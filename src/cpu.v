==> flow/design.v <==
module alu(
    input [4:0] opcode,
    input [18:0] operand_a,
    input [18:0] operand_b,
    output reg [18:0] result,
    output reg zero_flag,
    output reg div_by_zero
);
    always @(*) begin
        result = 19'd0;
        div_by_zero = 1'b0;
        case(opcode)
            5'b00000: result = operand_a + operand_b;
            5'b00001: result = operand_a - operand_b;
            5'b00010: result = operand_a * operand_b;
            5'b00011: begin
                div_by_zero = (operand_b == 0);
                result = (operand_b == 0) ? 19'h7FFFF : operand_a / operand_b;
            end
            5'b00100: result = operand_a & operand_b;
            5'b00101: result = operand_a | operand_b;
            5'b00110: result = operand_a ^ operand_b;
            5'b00111: result = ~operand_a;
            5'b01000: result = operand_a + 1;
            5'b01001: result = operand_a - 1;
        endcase
        zero_flag = (result == 0);
    end
endmodule
module cpu_core (
    input  wire        clk,
    input  wire        rst_n,
    output reg         bus_valid,
    output reg         bus_write,
    output reg  [18:0] bus_addr,
    output reg  [18:0] bus_wdata,
    input  wire [18:0] bus_rdata
);
    wire [18:0] if_pc;
    wire [18:0] if_instr;
    wire [4:0]  opcode;
    wire [2:0]  rd, rs1, rs2;
    wire [14:0] imm;
    wire [18:0] rs1_data, rs2_data;
    wire [18:0] alu_result;
    wire        zero_flag;
    wire        div_by_zero;
    wire [18:0] wb_data;
    wire        reg_write;
    wire is_load  = (opcode == 5'b01000);
    wire is_store = (opcode == 5'b01001);
    wire mem_access = is_load | is_store;
    if_stage ifs (
        .clk(clk),
        .rst_n(rst_n),
        .stall(mem_access),           
        .branch_taken(1'b0),
        .branch_target(19'd0),
        .ibus_valid(),                
        .ibus_addr(),                 
        .ibus_rdata(bus_rdata),
        .pc(if_pc),
        .instruction(if_instr)
    );
    id_stage id (
        .instruction(if_instr),
        .opcode(opcode),
        .rd(rd),
        .rs1(rs1),
        .rs2(rs2),
        .immediate(imm),
        .prediction()
    );
    regfile rf (
        .clk(clk),
        .rd_addr(rd),
        .rs1_addr(rs1),
        .rs2_addr(rs2),
        .wb_data(wb_data),
        .reg_write(reg_write),
        .rs1_data(rs1_data),
        .rs2_data(rs2_data)
    );
    alu alu_u (
        .opcode(opcode),
        .operand_a(rs1_data),
        .operand_b(rs2_data),
        .result(alu_result),
        .zero_flag(zero_flag),
        .div_by_zero(div_by_zero)
    );
always @(*) begin
    bus_valid = mem_access;
    bus_write = is_store;
    bus_addr  = alu_result;
    bus_wdata = rs2_data;
end
    assign wb_data =
        (is_load)  ? bus_rdata :
                     alu_result;
    assign reg_write = ~is_store & ~is_load;
endmodule
module id_stage(
    input [18:0] instruction,
    output [4:0] opcode,
    output [2:0] rd,
    output [2:0] rs1,
    output [2:0] rs2,
    output [14:0] immediate,
    output reg [1:0] prediction
);
    assign opcode = instruction[18:14];
    assign rd = instruction[13:11];
    assign rs1 = instruction[10:8];
    assign rs2 = instruction[7:5];
    assign immediate = instruction[14:0];
    always @(*) begin
        case(opcode)
            5'b01010, 5'b01011, 5'b01100: prediction = 2'b10;  
            default: prediction = 2'b00;  
        endcase
    end
endmodule
module if_stage (
    input  wire        clk,
    input  wire        rst_n,
    input  wire        stall,
    input  wire        branch_taken,
    input  wire [18:0] branch_target,
    output reg         ibus_valid,
    output reg  [18:0] ibus_addr,
    input  wire [18:0] ibus_rdata,
    output reg  [18:0] pc,
    output reg  [18:0] instruction
);
    always @(posedge clk or negedge rst_n) begin
        if (!rst_n) begin
            pc          <= 19'd0;
            ibus_valid  <= 1'b0;
        end
        else if (!stall) begin
            pc <= branch_taken ? branch_target : pc + 19'd1;
            ibus_valid <= 1'b1;
            ibus_addr  <= pc;
        end
    end
    always @(posedge clk) begin
        if (ibus_valid)
            instruction <= ibus_rdata;
    end
endmodule
module regfile(
    input clk,
    input [2:0] rd_addr,
    input [2:0] rs1_addr,
    input [2:0] rs2_addr,
    input [18:0] wb_data,
    input reg_write,
    output [18:0] rs1_data,
    output [18:0] rs2_data
);
    reg [18:0] registers [0:7];
    always @(posedge clk) begin
        if (reg_write && rd_addr != 0)
            registers[rd_addr] <= wb_data;
    end
    assign rs1_data = registers[rs1_addr];
    assign rs2_data = registers[rs2_addr];
endmodule
Tool chain data of cpu_core
What the tools print for cpu_core, step after step.
Line numbers count from 1 in the design file above.
Operators carry their Yosys type and port widths (W data, S select, Z words).
Cell names lack the library's common part.
{ "setup": {"top": "cpu_core", "clk_port": "clk", "cell_library": "sky130hd", "corner": "tt_025C_1v80"} }

Elaborated design
Yosys after proc, flatten, opt, wreduce and memory -nomap, before mapping. Print and check cells are not counted. Equal cells are merged and count once.
Memory sizes are those after Yosys's memory passes, which may raise the word count (mostly to a power of two), join words into wider ones and drop unused or constant bits.
{ "word_totals": {"word_cells": 38, "ramBits": 152, "register_bits": 20, "mem_count": 1, "in_bits": 21, "latchBits": 0, "clocked_rd_ports_x_width": 38, "rom_bits": 0} }
{ "classes": {"equal": 9, "n_mux": 8, "addsub": 4, "shift": 0, "logic": 8, "div_mod_pow": 1, "reduce_and_logical": 4, "cmp": 0, "mul": 1} }
{ "mem_list": {"columns": ["memory", "size", "word_bits", "rd", "wr", "line", "text"], "rows": [
  ["rf.registers", 8, 19, 2, 1, 162, "reg [18:0] registers [0:7];"]
]} }
{ "op_table": {"columns": ["cell", "n"], "rows": [
  ["$div A19 B19 Y19", 1],
  ["$mul A19 B19 Y19", 1],
  ["$pmux W19 S10", 1],
  ["$mux W19", 3],
  ["$eq A5 B3 Y1 const B", 4],
  ["$add A19 B1 Y19 const B", 1],
  ["$sub A19 B1 Y19 const B", 1],
  ["$add A19 B19 Y19", 1],
  ["$sub A19 B19 Y19", 1],
  ["$and A19 B19 Y19", 1],
  ["$or A19 B19 Y19", 1],
  ["$xor A19 B19 Y19", 1],
  ["$not A19 Y19", 1],
  ["$logic_not A19 Y1", 1],
  ["$eq A5 B2 Y1 const B", 2],
  ["$eq A5 B4 Y1 const B", 2],
  ["$mux W3", 3],
  ["$eq A5 B1 Y1 const B", 1],
  ["$logic_not A5 Y1", 1],
  ["$reduce_bool A3 Y1", 1],
  ["$not A1 Y1", 2],
  ["$and A1 B1 Y1", 1],
  ["$or A1 B1 Y1", 1],
  ["$logic_and A1 B1 Y1", 1],
  ["$mux W1", 1]
]} }

Logic depth
Longest topological path by Yosys (ltp), each cell counted once; first at word level (registers and memories cut), then after technology mapping (sequential cells cut; the memories' decode and read muxes count).
{ "depth": {"ltp_word": 5, "abc_area": 0, "depth_mapped": 193} }

Netlist
The flow's flattened synthesis, as Yosys stat reports it; memories are mapped. The netlist is that of the ABC_AREA named above (0 if unset); the other value can give another one.
{ "types": {"columns": ["cell", "n"], "rows": [
  ["edfxtp_1", 166],
  ["ha_1", 314],
  ["fa_1", 124],
  ["mux4_2", 77],
  ["nand2_1", 296],
  ["inv_1", 272],
  ["nor2_1", 271],
  ["xnor2_1", 106],
  ["mux2_2", 73],
  ["a21oi_1", 152],
  ["o21ai_0", 123],
  ["mux2i_1", 57],
  ["nor3_1", 95],
  ["xor2_1", 52],
  ["a21o_1", 50],
  ["nand3_1", 65],
  ["o21a_1", 43],
  ["clkbuf_1", 68]
]} }
Other cell types: 85; their cells: 569.
{ "synth_totals": {"seqArea_um2": 5129.9, "ff_cells": 173, "cells": 2973, "yosys_area_um2": 26559.2} }
The figures by module come from a second, unflattened synthesis with its own total; it is not the netlist above.
{ "hier_totals": {"cells_unflattened": 3126, "hier_area_um2": 28706.3} }
Rows give one instance, submodules left out.
{ "modules": {"columns": ["mod", "cells", "n_inst", "mod_area_um2"], "rows": [
  ["alu", 2583, 1, 18676.7],
  ["regfile", 299, 1, 7003.0],
  ["if_stage", 184, 1, 2436.1],
  ["cpu_core", 25, 1, 330.3],
  ["id_stage", 35, 1, 260.2]
]} }

Path before layout
Source: OpenSTA report_checks on the synthesized netlist (no wires, ideal clock, input and output delay 20% of the period each), path of least setup slack; recovery checks are left aside. Register names are those of the netlist, which keeps one name where synthesis merged equal registers.
{ "synth_path": {"path_kind": "reg2out", "startpoint": "register (name not given)", "endpoint": "output port bus_addr[0]", "driving_pins": 177, "path_buffers": 20, "arrival_time_ps": 36798, "path_slack_ps": 8722, "t_required_ps": 45520, "path_delay_ps": 36798, "t_first_pin_ps": 0, "period_ps": 56900, "output_delay_ps": 11380, "synth_period_reached_ps": 48178} }
"path_delay_ps" is the arrival time less input delay plus setup time.
A path that ends at an output port has no setup time.
"driving_pins": output pins that drive a net of the path, with the launching flip-flop's if there is one; two outputs of one cell count as two.
"synth_period_reached_ps" = period - worst setup slack (recovery checks aside). The figure is calculated, with input and output delays left at 20% of the set period.
{ "synth_between": {"path_cell_list": "dfxtp_1 buf_6 buf_6 buf_6 mux2i_1 mux2i_1 mux2i_1 and4_1 clkbuf_1 nand4_1 nor3_1 a31oi_1 a31oi_1 ha_1 or3_1 nand2_1 o21ai_0 ha_1 [... 141 more ...] o211ai_1 nor4_1 or4_1 clkbuf_1 buf_1 mux2i_1 ha_1 nor2b_1 o21a_1 o21a_1 o21a_1 o21ai_0 a21boi_0 o21ai_0 nand2b_1 a21o_1 a31oi_1 o41ai_1"} }
{ "synth_rtl": {"columns": ["item", "line", "text"], "rows": [
  ["end, declared", 35, "output reg  [18:0] bus_addr,"]
]} }
Chain of elaborated cells between the ends: none given.

Worst path after layout
Path of least setup slack in the final report of run 1 (OpenROAD, finished layout, wires in). Where an end is a register, its clock arrival counts in the times.
The report prints the path's times to 10 ps; the period is as set.
{ "layout_path": {"path_kind": "reg2out", "startpoint": "register (name not given)", "endpoint": "output port bus_addr[0]", "t_required_ps": 78160, "output_delay_ps": 19540, "period_ps": 97700, "path_buffers": 22, "driving_pins": 178, "path_slack_ps": 28600, "arrival_time_ps": 49560, "t_first_pin_ps": 430} }
{ "layout_between": {"path_cell_list": "dfxtp_1 buf_4 buf_2 buf_2 mux4_2 mux2i_2 clkbuf_2 ha_1 a31oi_1 a31oi_1 ha_1 o21ai_0 nand2b_1 nand2_1 mux2i_1 ha_1 o211ai_1 and2_1 [... 142 more ...] nor4_1 or4_1 clkbuf_1 buf_1 mux2i_1 ha_1 nor2b_1 o21a_1 o21a_1 o21a_1 o21ai_0 a21boi_0 o21ai_0 nand2b_1 a21o_1 a31oi_1 o41ai_2 clkdlybuf4s50_1"} }
{ "layout_rtl": {"columns": ["item", "line", "text"], "rows": [
  ["end, declared", 35, "output reg  [18:0] bus_addr,"]
]} }
Chain of elaborated cells between the ends: none given.

Wiki page: cpu_core / flow data

Measured data: module cpu_core, platform sky130hd, 2 stored runs of the flow under differing settings, order arbitrary. Input and output delays are each 20% of the period that was set; the output load is 0.01 pF.
"period_less_ws_ps" means the clock period less the worst setup slack. The figure is calculated, with input and output delays left at 20% of the set period.
"critical_path_time_ps" = time allowed to the worst setup path (clock period - input delay - output delay, where it has them) - its slack; a late launch clock adds to it, a late capture clock takes from it.
"power_total_uw": no workload was simulated; the value follows from the tool's default switching activity.
"critical_path_time_ps" is known to 10 ps.
[
  {
    "run": "run 1",
    "settings": { "period_ns": 97.7, "CORE_UTILIZATION": 40, "SETUP_SLACK_MARGIN": 5.0, "PLACE_DENSITY_LB_ADDON": 0.1, "CORE_MARGIN": 6, "CELL_PAD_IN_SITES_DETAIL_PLACEMENT": 0, "TNS_END_PERCENT": 40, "GPL_TIMING_DRIVEN": 0, "CTS_CLUSTER_DIAMETER": 130, "MAX_ROUTING_LAYER": "met5", "CAP_MARGIN": 20, "SLEW_MARGIN": 20 },
    "results": { "timing.setup.tns_ps": 0, "finalUtil_pct": 45.5, "timing.setup.ws_ps": 28600, "design_die_area_um2": 72727.3, "final_cell_area_um2": 29604.6, "power_total_uw": 1063, "period_less_ws_ps": 69100, "synthesis_area_um2": 26559.2, "holdWs_ps": 480, "critical_path_time_ps": 49560, "critical_path_kind": "reg2out" }
  },
  {
    "run": "run 2",
    "settings": { "period_ns": 36.3, "CORE_UTILIZATION": 69, "CORE_ASPECT_RATIO": 0.83, "CORE_MARGIN": 8, "TNS_END_PERCENT": 80, "GPL_ROUTABILITY_DRIVEN": 1, "CTS_CLUSTER_DIAMETER": 252, "SLEW_MARGIN": 35, "CAP_MARGIN": 20 },
    "outcome": "stopped before the end: clock tree synthesis reported DPL-0033"
  }
]
