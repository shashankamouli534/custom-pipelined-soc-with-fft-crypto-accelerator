==> flow/design.v <==
module stack_ctrl(
    input clk,
    input rst_n,
    input call,
    input ret,
    output reg [18:0] sp,
    output [18:0] stack_data
);
    reg [18:0] stack [0:255];
    parameter INITIAL_SP = 19'h1FFFF;
    always @(posedge clk or negedge rst_n) begin
        if (!rst_n) sp <= INITIAL_SP;
        else begin
            if (call) sp <= sp - 1;
            if (ret) sp <= sp + 1;
        end
    end
    assign stack_data = stack[sp];
endmodule
Reports on stack_ctrl
What the tools print for stack_ctrl, step after step.
Lines are those of the file above, counted from 1.
Operators carry their Yosys type and port widths (W data, S select, Z words).
The mark n/a stands for no value.
- design top: stack_ctrl
- clock port: clk
- library: sky130hd
- corner: tt_025C_1v80

After elaboration
Yosys after proc, flatten, opt, wreduce and memory -nomap, before mapping. Memory bits, and registers merged into a memory's read port (data or address), are not among the register bits. Print and check cells are not counted. Equal cells are merged and count once.
- register bits after elaboration: 19
- noted bits of input ports: 4
- output and inout bits at 38
- elaborated cells at 6
- $add $sub $neg at 2
- mux-type cells at 2
- reductions and logical operators at 1
- operator list (cell ; number):
    $mux W19 ; 2
    $add A19 B1 Y19 const B ; 1
    $sub A19 B1 Y19 const B ; 1
    $reduce_bool A2 Y1 ; 1

Longest topological paths
Yosys ltp: most cells in a row. Word level: on the elaborated netlist, between registers, memories and ports. Mapped: between sequential cells and ports; inverters and the memories' decode and read muxes count.
- noted word-level depth: 3
- noted ABC_AREA: 0
- gate-level depth with buffers: 9
- noted gate-level depth less buffers: 8

Synthesis result
Source: synth_stat.txt of the flow (Yosys; design flattened, memories mapped). It holds for the ABC_AREA given above (unset counts as 0); a run with the other value may have another netlist.
- cell types (cell type ; number ; total area (um2)):
    sky130_fd_sc_hd__dfstp_2 ; 17 ; 446.678
    sky130_fd_sc_hd__ha_1 ; 17 ; 212.704
    sky130_fd_sc_hd__a21oi_1 ; 31 ; 155.149
    sky130_fd_sc_hd__buf_4 ; 20 ; 150.144
    sky130_fd_sc_hd__nand2_1 ; 21 ; 78.826
    sky130_fd_sc_hd__xor2_1 ; 9 ; 78.826
    sky130_fd_sc_hd__nor2_1 ; 20 ; 75.072
    sky130_fd_sc_hd__xnor2_1 ; 7 ; 61.309
    sky130_fd_sc_hd__dfrtp_1 ; 2 ; 50.048
    sky130_fd_sc_hd__a21o_1 ; 6 ; 45.043
    sky130_fd_sc_hd__o21ai_0 ; 8 ; 40.038
    sky130_fd_sc_hd__o21a_1 ; 4 ; 30.029
    sky130_fd_sc_hd__a221oi_4 ; 1 ; 26.275
    sky130_fd_sc_hd__and2_1 ; 4 ; 25.024
    sky130_fd_sc_hd__o31ai_4 ; 1 ; 21.27
    sky130_fd_sc_hd__fa_1 ; 1 ; 20.019
    sky130_fd_sc_hd__mux2i_1 ; 2 ; 20.019
    sky130_fd_sc_hd__nand4_1 ; 3 ; 18.768
Other cell types: 24; their cells: 32.
- noted cell count: 206
- noted mapped area: 1761.7 um2
- noted area of sequential cells: 496.7 um2
- flip-flops at 19
- buffers: 23

Timing after synthesis
Source: OpenSTA report_checks on the synthesized netlist (no wires, ideal clock, input and output delay 20% of the period each), path of least setup slack; recovery checks are left aside. Register names are those of the netlist, which keeps one name where synthesis merged equal registers.
- path kind: input-to-reg
- start point: input port ret
- end point: register sp[18]
- period: 3.89 ns
- input delay at 0.778 ns
- library setup time: 0.080 ns
- time at the first pin: 0.778 ns
- noted arrival time: 2.715 ns
- data required time: 3.810 ns
- noted setup slack: 1.095 ns
- delay of the path at 2.017 ns
- driving pins on the path at 8
- path buffers at 0
- noted period reached after synthesis: 2.795 ns
"delay of the path" is the arrival time less input delay plus setup time.
"driving pins on the path": output pins that drive a net of the path, with the launching flip-flop's if there is one; two outputs of one cell count as two.
"period reached after synthesis" = period - worst setup slack (recovery checks aside). The figure is calculated, with input and output delays left at 20% of the set period.
The rows between start and end are the longest chain of elaborated cells between them; the timing report does not say that the signal goes this way. Where chains are equally long, one stands for them.
A line is the first line of the expression or statement that the cell stems from. Yosys adds cells for indexed reads and writes and turns some case tables into memories.
At most two assigning lines are given for a register; there are more.
- path through: sky130_fd_sc_hd__inv_1 > sky130_fd_sc_hd__ha_1 > sky130_fd_sc_hd__a21o_1 > sky130_fd_sc_hd__a221oi_4 > sky130_fd_sc_hd__o31ai_4 > sky130_fd_sc_hd__a31oi_2 > sky130_fd_sc_hd__mux2i_1 > sky130_fd_sc_hd__xnor2_1
- cells in the longest elaborated chain at 1
- elaborated cells between the ends (all ways): 2
- RTL lines with such cells: 1
- classes of those cells: 1 x mux; 1 x reduce/logical
- ends and longest elaborated chain, after synthesis (what ; RTL line ; RTL):
    start: declaration ; 5 ; input ret,
    $mux W19 ; 15 ; if (ret) sp <= sp + 1;
    end: assignment ; 14 ; if (call) sp <= sp - 1;
    end: assignment ; 15 ;
    end: declaration ; 6 ; output reg [18:0] sp,

Path in the finished layout
From the final timing report of run 2: the path of least setup slack in the routed layout; clock arrival at registers is part of the times.
- path kind: input-to-reg
- start point: input port ret
- end point: register sp[16]
- period: 2.18 ns
- input delay at 0.44 ns
- library setup time: 0.09 ns
- time at the first pin: 0.44 ns
- noted arrival time: 2.42 ns
- data required time: 2.35 ns
- noted setup slack: -0.07 ns
- driving pins on the path at 11
- path buffers at 3
The rows between start and end are the longest chain of elaborated cells between them; the timing report does not say that the signal goes this way. Where chains are equally long, one stands for them.
At most two assigning lines are given for a register; there are more.
- path through: sky130_fd_sc_hd__buf_8 > sky130_fd_sc_hd__clkinvlp_4 > sky130_fd_sc_hd__buf_6 > sky130_fd_sc_hd__fa_2 > sky130_fd_sc_hd__a21o_1 > sky130_fd_sc_hd__buf_4 > sky130_fd_sc_hd__a21oi_2 > sky130_fd_sc_hd__o221ai_2 > sky130_fd_sc_hd__a211oi_2 > sky130_fd_sc_hd__xor2_1 > sky130_fd_sc_hd__a21oi_1
- cells in the longest elaborated chain at 1
- elaborated cells between the ends (all ways): 2
- RTL lines with such cells: 1
- classes of those cells: 1 x mux; 1 x reduce/logical
- ends and longest elaborated chain, after layout (what ; RTL line ; RTL):
    start: declaration ; 5 ; input ret,
    $mux W19 ; 15 ; if (ret) sp <= sp + 1;
    end: assignment ; 14 ; if (call) sp <= sp - 1;
    end: assignment ; 15 ;
    end: declaration ; 6 ; output reg [18:0] sp,

--- measured runs ---
Measured results for stack_ctrl: 2 stored runs of the Yosys and OpenROAD flow on sky130hd. The settings differ; the order carries no meaning. The constraints put input and output delay at 20% of the set period each and load the outputs with 0.01 pF.
By "achieved period" is meant the clock period of the run minus its worst setup slack. This is arithmetic on one report: input and output delays are still those of the set period (20% each).
By "time on the worst setup path" is meant the share of the clock period that the worst setup path is allowed (20% is reserved at inputs, 20% at outputs), minus its slack. Clock arrival times at its registers enter into it.
"total power of the final layout" is the tool's figure for a default switching activity; nothing was simulated.

Run 1

==> flow/run.sh <==
#!/bin/bash
# the make line also repeats the synthesis and layout settings of config.mk as NAME=value (left out here)
make -C /OpenROAD-flow-scripts/flow DESIGN_CONFIG=/design/flow/config.mk WORK_HOME=/design/flow/orfs CLKGATE_MAP_FILE= finish
==> flow/config.mk <==
export PLATFORM = sky130hd
export DESIGN_NAME = stack_ctrl
export DESIGN_NICKNAME = stack_ctrl
export VERILOG_FILES = /design/flow/design.v
export SDC_FILE = /design/flow/constraint.sdc
export NUM_CORES = 4
export LEC_CHECK = 0
export CAP_MARGIN = 5
export CELL_PAD_IN_SITES_DETAIL_PLACEMENT = 2
export CORE_MARGIN = 3
export CORE_UTILIZATION = 62
export CTS_CLUSTER_SIZE = 79
export GPL_TIMING_DRIVEN = 1
export PLACE_DENSITY = 0.35
export SETUP_SLACK_MARGIN = 1.31
export SLEW_MARGIN = 20
==> flow/constraint.sdc <==
create_clock -name core_clock -period 4.37 [get_ports {clk}]
set_input_delay 0.8740 -clock core_clock [delete_from_list [all_inputs] [get_ports {clk}]]
set_output_delay 0.8740 -clock core_clock [all_outputs]
set_load 0.01 [all_outputs]

Run 1: did not finish, placement stopped with DPL-0033.

Run 2

==> flow/run.sh <==
#!/bin/bash
# the make line also repeats the synthesis and layout settings of config.mk as NAME=value (left out here)
make -C /OpenROAD-flow-scripts/flow DESIGN_CONFIG=/design/flow/config.mk WORK_HOME=/design/flow/orfs CLKGATE_MAP_FILE= finish
==> flow/config.mk <==
export PLATFORM = sky130hd
export DESIGN_NAME = stack_ctrl
export DESIGN_NICKNAME = stack_ctrl
export VERILOG_FILES = /design/flow/design.v
export SDC_FILE = /design/flow/constraint.sdc
export NUM_CORES = 4
export LEC_CHECK = 0
export ABC_AREA = 0
export CAP_MARGIN = 20
export CORE_ASPECT_RATIO = 0.51
export CORE_MARGIN = 2
export CORE_UTILIZATION = 25
export CTS_CLUSTER_SIZE = 82
export GPL_TIMING_DRIVEN = 1
export MIN_ROUTING_LAYER = met2
export PLACE_DENSITY_LB_ADDON = 0.18
export SLEW_MARGIN = 20
==> flow/constraint.sdc <==
create_clock -name core_clock -period 2.18 [get_ports {clk}]
set_input_delay 0.4360 -clock core_clock [delete_from_list [all_inputs] [get_ports {clk}]]
set_output_delay 0.4360 -clock core_clock [all_outputs]
set_load 0.01 [all_outputs]

Measured in run 2:
- post-route setup TNS: -0.102 ns
- noted the standard-cell area after layout: 2648.8 um2
- die footprint: 7772.8 um2
- lowest setup slack at -0.073 ns
- noted the total power of the final layout: 0.004392 W
- utilization after layout at 0.397
- noted the lowest hold slack: 0.477 ns
- achieved period at 2.253 ns
- Yosys chip area after synthesis at 1761.7 um2
- noted the time on the worst setup path: 1.82 ns
- worst path kind: input-to-reg
--- end ---
